==> flow/design.v <==
module buffer(data_in, data_out, slow_clock, fast_clock, reset);
input [15:0] data_in;
output reg data_out;
input slow_clock, fast_clock, reset;
reg[4:0] counter;
reg[1:0] state, next_state;
always@(posedge(fast_clock)) begin
   if(reset == 1) begin
    counter = 0;
    state = 2'b11;
   end
   else begin
        if(state == 2'b01) begin
            counter = counter + 1;
        end
        else if(state != 2'b01) begin
            counter = 4'd0;
        end
        state = next_state;
   end
end
always@(*) begin
    case(state)
        2'b00: begin 
            next_state = 2'b01;
            data_out = 0;
        end
        2'b01: begin
            next_state = 2'b01;
                data_out = data_in[counter];
            if(counter == 4'd15) begin
                next_state = 2'b10;
            end
        end
        2'b10: begin
            next_state = 2'b10;
            data_out = 2'b00;
            if(slow_clock == 0) begin
                next_state = 2'b11;
            end
        end
        2'b11: begin
            next_state = 2'b11;
            data_out = 2'b00;
            if(slow_clock == 1) begin
                next_state = 2'b01;
            end
        end
    endcase
end
endmodule
module debuffer(data_in, data_out, slow_clock, fast_clock, reset);
input data_in;
output reg [15:0] data_out;
input slow_clock, fast_clock, reset;
reg[3:0] counter;
reg [6:0] wait_counter;
reg[1:0] state, next_state;
reg data_out_15, data_out_14, data_out_13, data_out_12, data_out_11, data_out_10, data_out_9, data_out_8, data_out_7, data_out_6, data_out_5, data_out_4, data_out_3, data_out_2, data_out_1, data_out_0;
always@(posedge(fast_clock)) begin
   if(reset == 1) begin
        counter = 0;
        state = 2'b10;
   end
   else begin
        if(state == 2'b00) begin
            case(counter)
                4'd15:data_out_15 = data_in;
                4'd14:data_out_14 = data_in;
                4'd13:data_out_13 = data_in;
                4'd12:data_out_12 = data_in;
                4'd11:data_out_11 = data_in;
                4'd10:data_out_10 = data_in;
                4'd9:data_out_9 = data_in;
                4'd8:data_out_8 = data_in;
                4'd7:data_out_7 = data_in;
                4'd6:data_out_6 = data_in;
                4'd5:data_out_5 = data_in;
                4'd4:data_out_4 = data_in;
                4'd3:data_out_3 = data_in;
                4'd2:data_out_2 = data_in;
                4'd1:data_out_1 = data_in;
                4'd0:data_out_0 = data_in;
            endcase
            counter = counter + 1;
        end
        else if(state != 2'b00) begin
            counter = 4'd0;
            data_out = {data_out_15, data_out_14, data_out_13, data_out_12, data_out_11, data_out_10, data_out_9, data_out_8, data_out_7, data_out_6, data_out_5, data_out_4, data_out_3, data_out_2, data_out_1, data_out_0};
        end
        if(state == 2'b11) begin
            wait_counter = wait_counter + 1;
        end
        else if(state != 2'b11) begin
            wait_counter = 0;
        end
        state = next_state;
   end
end
always@(*) begin
    case(state)
        2'b00: begin
            next_state = 2'b00;
            if(counter == 4'd15) begin
                next_state = 2'b01;
            end
        end
        2'b01: begin
            next_state = 2'b01;
            if(slow_clock == 0) begin
                next_state = 2'b10;
            end
        end
        2'b10: begin
            next_state = 2'b10;
            if(slow_clock == 1) begin
                next_state = 2'b11;
            end
        end
        2'b11: begin
            next_state = 2'b11;
            if(wait_counter == 7'd71) begin
                next_state = 2'b00;
            end
        end
    endcase
end
endmodule
======== Reports on debuffer ========
What the tools print for debuffer, step after step.
Lines are those of the file above, counted from 1.
Operators carry their Yosys type and port widths (W data, S select, Z words).
Cell names lack the library's common part.
A cell with n/a has no value.
design
  top module .............................. debuffer
  clock ................................... fast_clock
  cell library ............................ sky130hd
  library corner .......................... tt_025C_1v80

======== After elaboration ========
Source: Yosys, flattened and elaborated, memories not mapped. Widths are those after wreduce. Registers that Yosys merges into a memory's read port (data or address) are not register bits. Print and check cells do not count. Equal cells are merged and count once.
cells by class
  add/subtract/negate cells ............... 2
  equal/unequal tests ..................... 20
  mux-type cells .......................... 25
  bitwise gates (word level) .............. 18
  reductions and logical operators ........ 39
operators by type and width
  kind                   count
  $reduce_or A15 Y1      16
  $reduce_and A3 Y1      17
  $eq A4 B4 Y1 const B   8
  $not A1 Y1             18
  $mux W1                18
  $eq A4 B3 Y1 const B   4
  $mux W7                2
  $eq A4 B2 Y1 const B   2
  $pmux W2 S4            1
  $mux W4                2
  $add A7 B1 Y7 const B  1
  $eq A7 B7 Y1 const B   1
  $reduce_bool A2 Y1     3
  $eq A2 B2 Y1 const B   2
  $add A4 B1 Y4 const B  1
  $eq A4 B1 Y1 const B   1
  $logic_not A4 Y1       1
  $mux W2                2
  $eq A2 B1 Y1 const B   1
  $ne A2 B2 Y1 const B   1
  $logic_not A2 Y1       1
  $reduce_and A2 Y1      1
storage and ports
  register bits ........................... 45
  output and inout bits ................... 16

======== Logic depth ========
Yosys ltp: most cells in a row. Word level: on the elaborated netlist, between registers, memories and ports. Mapped: between sequential cells and ports; inverters and the memories' decode and read muxes count.
depth
  depth in word-level cells ............... 4
  ABC_AREA ................................ 0
  mapped depth ............................ 7
  mapped depth without buffers ............ 6

======== Mapped cells and area ========
Source: synth_stat.txt of the flow (Yosys; design flattened, memories mapped). It holds for the ABC_AREA given above (unset counts as 0); a run with the other value may have another netlist.
synthesis totals
  standard cells after synthesis .......... 166
  cell area after synthesis ............... 1975.6 µm²
  mapped flip-flops ....................... 45
cell types
  cell      count  total area (µm²)
  edfxtp_1  39     1.17E+03
  dfxtp_1   6      120.115
  ha_1      6      75.072
  o21ai_0   15     75.072
  a21oi_1   13     65.062
  nor2_1    15     56.304
  nand2_1   12     45.043
  and3_1    5      31.28
  inv_1     7      26.275
  xnor2_1   3      26.275
  xor2_1    3      26.275
  nor4_1    4      25.024
  nand3_1   4      20.019
  nor3_1    4      20.019
  and2_1    3      18.768
  nor2b_1   3      18.768
  or3_1     3      18.768
  a211oi_1  2      15.014
Other cell types: 15; their cells: 19.

======== Worst setup path after synthesis ========
OpenSTA on the mapped netlist: ideal clock, no wires. The path of least setup slack (recovery checks aside). Input and output delay are each 20% of the period. Register names are those of the netlist, which keeps one name where synthesis merged equal registers.
path post-synthesis
  path kind ............................... reg-to-reg
  start ................................... reg counter[0]
  end ..................................... reg data_out_3
  clock period ............................ 2020 ps
  launch time at the first pin ............ 0 ps
  arrival time ............................ 1541 ps
  data required time ...................... 1727 ps
  slack ................................... 186 ps
  delay of the path ....................... 1834 ps
  stages .................................. 8
  buffers on the path ..................... 1
  period reached after synthesis .......... 1834 ps
"delay of the path" = arrival - input delay + setup time.
"stages": output pins that drive a net of the path, with the launching flip-flop's if there is one; two outputs of one cell count as two.
"period reached after synthesis" = period - worst setup slack (recovery checks aside). The figure is calculated, with input and output delays left at 20% of the set period.
The rows between start and end are the longest chain of elaborated cells between them; the timing report does not say that the signal goes this way. Where chains are equally long, one stands for them.
Each line given opens the expression or statement behind the cell; cells for indexed reads and writes are added by Yosys, which also makes memories of some case tables.
A register here has more assigning lines than the two given.
Only ways into the end's enable, where the timed path ends, are counted here.
on the way, post-synthesis
  path through ............................ dfxtp_1 -> inv_1 -> ha_1 -> clkbuf_1 -> nor3_1 -> nand2_1 -> o32ai_1 -> and2_1
  cells in the longest elaborated chain ... 4
ends and longest elaborated chain, post-synthesis
  what                RTL line  source
  start: declaration  56        reg[3:0] counter;
  start: assignment   62        counter = 0;
  start: assignment   85        counter = counter + 1;
  $eq A4 B4 Y1        67        case(counter)
  $reduce_or A15 Y1   n/a
  $not A1 Y1          n/a
  $reduce_and A3 Y1   n/a
  end: assignment     80        4'd3:data_out_3 = data_in;
  end: declaration    59        reg data_out_15, data_out_14, data_out_13, data_out_12, data_out_11, data_out_10, data_out_9, data_out_8, data ...

======== Worst path after layout ========
From the final timing report of stored run 1: the path of least setup slack in the routed layout; clock arrival at registers is part of the times.
The report prints the path's times to 10 ps; the period is as set.
path after layout
  path kind ............................... reg-to-reg
  start ................................... reg counter[1]
  end ..................................... reg data_out_2
  clock period ............................ 2290 ps
  launch time at the first pin ............ 300 ps
  arrival time ............................ 1950 ps
  data required time ...................... 2280 ps
  slack ................................... 340 ps
  stages .................................. 7
  buffers on the path ..................... 0
The rows between start and end are the longest chain of elaborated cells between them; the timing report does not say that the signal goes this way. Where chains are equally long, one stands for them.
A register here has more assigning lines than the two given.
Only ways into the end's enable, where the timed path ends, are counted here.
on the way, after layout
  path through ............................ dfxtp_1 -> inv_1 -> ha_1 -> nor2_1 -> inv_1 -> or3_1 -> a211oi_1
  cells in the longest elaborated chain ... 4
ends and longest elaborated chain, after layout
  what                RTL line  source
  start: declaration  56        reg[3:0] counter;
  start: assignment   62        counter = 0;
  start: assignment   85        counter = counter + 1;
  $eq A4 B4 Y1        67        case(counter)
  $reduce_or A15 Y1   n/a
  $not A1 Y1          n/a
  $reduce_and A3 Y1   n/a
  end: assignment     81        4'd2:data_out_2 = data_in;
  end: declaration    59        reg data_out_15, data_out_14, data_out_13, data_out_12, data_out_11, data_out_10, data_out_9, data_out_8, data ...

Subject: flow runs of debuffer

Hi,

Flow measurements of debuffer on sky130hd: 2 stored runs with different settings, listed in no order. Input and output delays are each 20% of the period that was set; the output load is 0.01 pF.
By "period reached" is meant the clock period of the run minus its worst setup slack. This is arithmetic on one report: input and output delays are still those of the set period (20% each).
"allowed time less slack (worst setup path)": the worst setup path's part of the clock period (all of it between registers, 20% less for each end at a port) less its slack. A launch clock that arrives late makes it longer, a capture clock that arrives late makes it shorter.
"overall power": no workload was simulated; the value follows from the tool's default switching activity.
"allowed time less slack (worst setup path)" is known to 10 ps.

---- stored run 1 ----
settings
  period_ns = 2.29
  CORE_UTILIZATION = 21
  SETUP_SLACK_MARGIN = 0.26
  PLACE_DENSITY_LB_ADDON = 0.28
  CTS_CLUSTER_SIZE = 57
  SLEW_MARGIN = 15
  MIN_ROUTING_LAYER = met2
  CAP_MARGIN = 20
  CORE_MARGIN = 2
results
  allowed time less slack (worst setup path) .. 1950 ps
  class of the worst setup path ........... reg-to-reg
  synthesis area .......................... 1975.6 µm²
  setup slack of the critical path ........ 335 ps
  period reached .......................... 1955 ps
  overall power ........................... 1520 µW
  die area ................................ 10200.0 µm²
  sum of negative setup slack ............. 0 ps
  utilization ............................. 26.5%

---- stored run 2 ----
settings
  period_ns = 2.2
  CORE_UTILIZATION = 66
  CAP_MARGIN = 20
  CORE_MARGIN = 2
  SLEW_MARGIN = 20
results
  sum of negative setup slack ............. 0 ps
  allowed time less slack (worst setup path) .. 2050 ps
  class of the worst setup path ........... reg-to-reg
  setup slack of the critical path ........ 151 ps
  overall power ........................... 1419 µW
  die area ................................ 3446.9 µm²
  utilization ............................. 81.1%
  period reached .......................... 2049 ps
  synthesis area .......................... 1975.6 µm²

Regards
